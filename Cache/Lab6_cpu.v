==> flow/design.v <==
`timescale 1ns / 1ps
module CPU (
    input  hit_miss,  
    input  clock,
    input  [31:0]Read_Data,
    output read_write,  
    output if_lb,  
    output [9:0] address,
    output [31:0] write_data
);
    parameter  request_total = 12; 
    reg [4:0]  request_num;
    reg        read_write_test[request_total-1:0];
    reg        if_lbs[request_total-1:0];
    reg [9:0]  address_test[request_total-1:0];
    reg [31:0] write_data_test[request_total-1:0]; 
    initial begin
        #21   
        request_num = 0;
        read_write_test[0] = 1; if_lbs[0] = 0; address_test[0] = 10'b0110101000; write_data_test[0] = 10'h3ab;  
        read_write_test[1] = 0; if_lbs[1] = 0; address_test[1] = 10'b0110101000; write_data_test[1] = 0;  
        read_write_test[2] = 1; if_lbs[2] = 0; address_test[2] = 10'b0110101000; write_data_test[2] = 10'h3ac; 
        read_write_test[3] = 0; if_lbs[3] = 0; address_test[3] = 10'b0110101000; write_data_test[3] = 0; 
        read_write_test[4] = 0; if_lbs[4] = 0; address_test[4] = 10'b0100001000; write_data_test[4] = 0; 
        read_write_test[5] = 0; if_lbs[5] = 0; address_test[5] = 10'b0100101000; write_data_test[5] = 0; 
        read_write_test[6] = 0; if_lbs[6] = 0; address_test[6] = 10'b0110101000; write_data_test[6] = 0; 
        read_write_test[7] = 1; if_lbs[7] = 0; address_test[7] = 10'b0110101000; write_data_test[7] = 10'h3ad; 
        read_write_test[8] = 1; if_lbs[8] = 0; address_test[8] = 10'b0101101000; write_data_test[8] = 10'h3ae; 
        read_write_test[9] = 0; if_lbs[9] = 0; address_test[9] = 10'b0101101000; write_data_test[9] = 0; 
        read_write_test[10] = 0; if_lbs[10] = 0; address_test[10] = 10'b0110101000; write_data_test[10] = 0; 
        read_write_test[11] = 0; if_lbs[11] = 1; address_test[11] = 10'b0110101001; write_data_test[11] = 0; 
    end
    always @(posedge clock) begin
        #1   
        if (hit_miss == 1) request_num <= request_num + 1;
        else request_num <= request_num;
    end
    assign address      = address_test[request_num];
    assign read_write   = read_write_test[request_num];
    assign if_lb        = if_lbs[request_num];
    assign write_data   = write_data_test[request_num]; 
endmodule
## Tool chain data of CPU

Tool output for the design above, in the order of the flow.
Lines are those of the file above, counted from 1.
Operators: Yosys type, input widths -> output width; for muxes data width and select width s.
Cell names lack the library's common part.
Not given: n/a

| inputs | value |
|---|---|
| top | CPU |
| clock input | clock |
| standard-cell library | sky130hd |
| corner | tt_025C_1v80 |

## Word-level counts

Yosys after proc, flatten, opt, wreduce and memory -nomap, before mapping. Enables and synchronous resets that opt folds into registers are not counted as muxes. Memory bits, and registers merged into a memory's read port (data or address), are not among the register bits. Print and check cells are not counted.
Yosys's memory passes give these memory sizes; they may raise the number of words (mostly to a power of two), join words into wider ones and drop unused or constant bits.

| word-level totals | value |
|---|---|
| bits in registers | 5 |
| memories kept | 4 |
| word-level cells | 6 |
| ROM bits | 168 |
| output and inout bits | 44 |

Memories:

| memory | depth | width | read ports | wr ports | RTL line | text |
|---|---|---|---|---|---|---|
| write_data_test | 12 | 8 | 1 | 0 | 16 | `reg [31:0] write_data_test[request_total-1:0];` |
| address_test | 12 | 4 | 1 | 0 | 15 | `reg [9:0]  address_test[request_total-1:0];` |
| if_lbs | 12 | 1 | 1 | 0 | 14 | `reg        if_lbs[request_total-1:0];` |
| read_write_test | 12 | 1 | 1 | 0 | 13 | `reg        read_write_test[request_total-1:0];` |

| operators by class | value |
|---|---|
| add/subtract/negate cells | 1 |

Operator list:

| kind | number |
|---|---|
| $add 5x1->5 const B | 1 |

## Longest topological paths

Depth = most cells in a row (Yosys ltp): at word level without a register or memory, in the mapped netlist without a sequential cell, where the memories' decode and read muxes count.

| logic depth | value |
|---|---|
| depth in word-level cells | 1 |
| ABC_AREA | 0 |
| gate-level depth with buffers | 5 |
| mapped depth without buffers | 4 |

## Netlist

Yosys stat after the flow's synthesis: flattened, memories mapped to cells. It holds for the ABC_AREA given above (unset counts as 0); a run with the other value may have another netlist.
The area totals of this step are shown rounded.

Cell types:

| cell type | number |
|---|---|
| buf_4 | 36 |
| edfxtp_1 | 4 |
| ha_1 | 4 |
| mux2i_1 | 2 |
| nor2b_4 | 1 |
| o31ai_2 | 1 |
| buf_6 | 1 |
| inv_1 | 3 |
| nand3_1 | 2 |
| xnor2_1 | 1 |
| xor2_1 | 1 |
| a21boi_1 | 1 |
| conb_1 | 2 |
| nor2_1 | 2 |
| and2_1 | 1 |
| nor2b_1 | 1 |
| buf_2 | 1 |
| o21ai_0 | 1 |

Not listed: further types 2, cells in them 2.

| mapped netlist | value |
|---|---|
| buffer cells | 38 |
| mapped flip-flops | 4 |
| cell area after synthesis | 591 um2 |
| cell count | 67 |

## Path before layout

OpenSTA on the mapped netlist: ideal clock, no wires. The path of least setup slack (recovery checks aside). Input and output delay are each 20% of the period. Register names are those of the netlist, which keeps one name where synthesis merged equal registers.

| timing path post-synthesis | value |
|---|---|
| path kind | reg-to-output |
| start | reg request_num[1] |
| end | out write_data[3] |
| arrival | 1.366 ns |
| slack | 0.218 ns |
| time at the first pin | 0.000 ns |
| clock period | 1.98 ns |
| buffers on the path | 1 |
| delay of the path | 1.366 ns |
| output delay | 0.396 ns |
| data required time | 1.584 ns |
| stages | 5 |
| period reached after synthesis | 1.762 ns |

"delay of the path" is the arrival time less input delay plus setup time.
A path that ends at an output port has no setup time.
"stages": output pins that drive a net of the path, with the launching flip-flop's if there is one; two outputs of one cell count as two.
"period reached after synthesis" is the clock period less the worst setup slack; recovery checks do not enter. This is arithmetic on one report: input and output delays are still those of the set period (20% each).
Between the ends stands the longest chain of elaborated cells between them, by number of cells; it is not shown to be the way that was timed. Of several equally long chains one is given.
A line is the first line of the expression or statement that the cell stems from. Yosys adds cells for indexed reads and writes and turns some case tables into memories.
A memory read counts as a cell of the chain, while the word-level depth stops at memories.

| between the ends, post-synthesis | value |
|---|---|
| cells stage by stage | edfxtp_1 > ha_1 > nor2b_4 > o31ai_2 > buf_4 |
| length of the longest elaborated chain | 1 |
| elaborated cells between the ends (all ways) | 1 |
| source lines of those cells | 1 |
| classes of those cells | 1 x memory |

Ends and longest elaborated chain, post-synthesis:

| item | RTL line | text |
|---|---|---|
| start, declared | 12 | `reg [4:0]  request_num;` |
| start, assigned | 35 | `if (hit_miss == 1) request_num <= request_num + 1;` |
| start, assigned | 36 | `else request_num <= request_num;` |
| $mem_v2 12x8 | 16 | `reg [31:0] write_data_test[request_total-1:0];` |
| end, declared | 9 | `output [31:0] write_data` |

Nets of the timed path that keep an RTL name, with a line that drives or declares them; the list need not be complete.

Nets with RTL names, path post-synthesis:

| signal | RTL line | text |
|---|---|---|
| read_write | 39 | `assign read_write   = read_write_test[request_num];` |

## Worst path after layout

From the final timing report of run A: the path of least setup slack in the routed layout; clock arrival at registers is part of the times.

| timing path post-layout | value |
|---|---|
| path kind | reg-to-output |
| start | reg request_num[0] |
| end | out write_data[0] |
| slack | 0.09 ns |
| arrival | 1.51 ns |
| clock period | 2.0 ns |
| stages | 6 |
| buffers on the path | 2 |
| data required time | 1.60 ns |
| time at the first pin | 0.23 ns |
| output delay | 0.40 ns |

Between the ends stands the longest chain of elaborated cells between them, by number of cells; it is not shown to be the way that was timed. Of several equally long chains one is given.
A memory read counts as a cell of the chain, while the word-level depth stops at memories.

| between the ends, post-layout | value |
|---|---|
| cells stage by stage | edfxtp_1 > ha_2 > buf_4 > mux2i_1 > nor2_1 > dlygate4sd2_1 |
| length of the longest elaborated chain | 1 |
| elaborated cells between the ends (all ways) | 1 |
| source lines of those cells | 1 |
| classes of those cells | 1 x memory |

Ends and longest elaborated chain, post-layout:

| item | RTL line | text |
|---|---|---|
| start, declared | 12 | `reg [4:0]  request_num;` |
| start, assigned | 35 | `if (hit_miss == 1) request_num <= request_num + 1;` |
| start, assigned | 36 | `else request_num <= request_num;` |
| $mem_v2 12x8 | 16 | `reg [31:0] write_data_test[request_total-1:0];` |
| end, declared | 9 | `output [31:0] write_data` |

Hand-over note for CPU

Settings and measured results of 2 stored flow runs for module CPU (sky130hd), not sorted in any way. The constraints put input and output delay at 20% of the set period each and load the outputs with 0.01 pF.
By "clock period reached" is meant the clock period of the run minus its worst setup slack. This is arithmetic on one report: input and output delays are still those of the set period (20% each).
"worst path time" means the part of the period allowed to the worst setup path (the constraints hold back 20% at inputs and 20% at outputs) less its slack; where the path has registers, the arrival times of their clocks count too.
By "power" is meant OpenSTA's value without simulated activity: inputs other than the clock are taken to toggle once in ten clock periods, and the tool carries that through the logic.
The measured numbers are rounded.
Settings: -- = not set for that run.

| setting or result | run A | run B |
|---|---|---|
| period_ns | 2.0 | 2.33 |
| CORE_UTILIZATION | 19 | 34 |
| PLACE_DENSITY_LB_ADDON | 0.04 | 0.1 |
| CORE_MARGIN | 5 | 2 |
| CELL_PAD_IN_SITES_GLOBAL_PLACEMENT | 2 | -- |
| CAP_MARGIN | 35 | 20 |
| SLEW_MARGIN | 20 | 10 |
| SETUP_SLACK_MARGIN | -- | 0.04 |
| GPL_TIMING_DRIVEN | -- | 1 |
| GPL_ROUTABILITY_DRIVEN | -- | 0 |
| CTS_CLUSTER_SIZE | -- | 100 |
| MAX_ROUTING_LAYER | -- | met5 |
| Yosys chip area after synthesis (um2) | 591 | 591 |
| full die area (um2) | 4320 | 2090 |
| standard-cell area after layout (um2) | 668 | 634 |
| post-route utilization (%) | 22.1 | 38.0 |
| worst setup slack after layout (ns) | 0.091 | 0.163 |
| setup TNS (ns) | 0.000 | 0.000 |
| worst hold slack in the final report (ns) | 0.755 | 0.652 |
| power (µW) | 390 | 326 |
| clock period reached (ns) | 1.909 | 2.167 |
| worst path time (ns) | 1.51 | 1.70 |
| class of the worst setup path | reg-to-output | reg-to-output |

End of note.
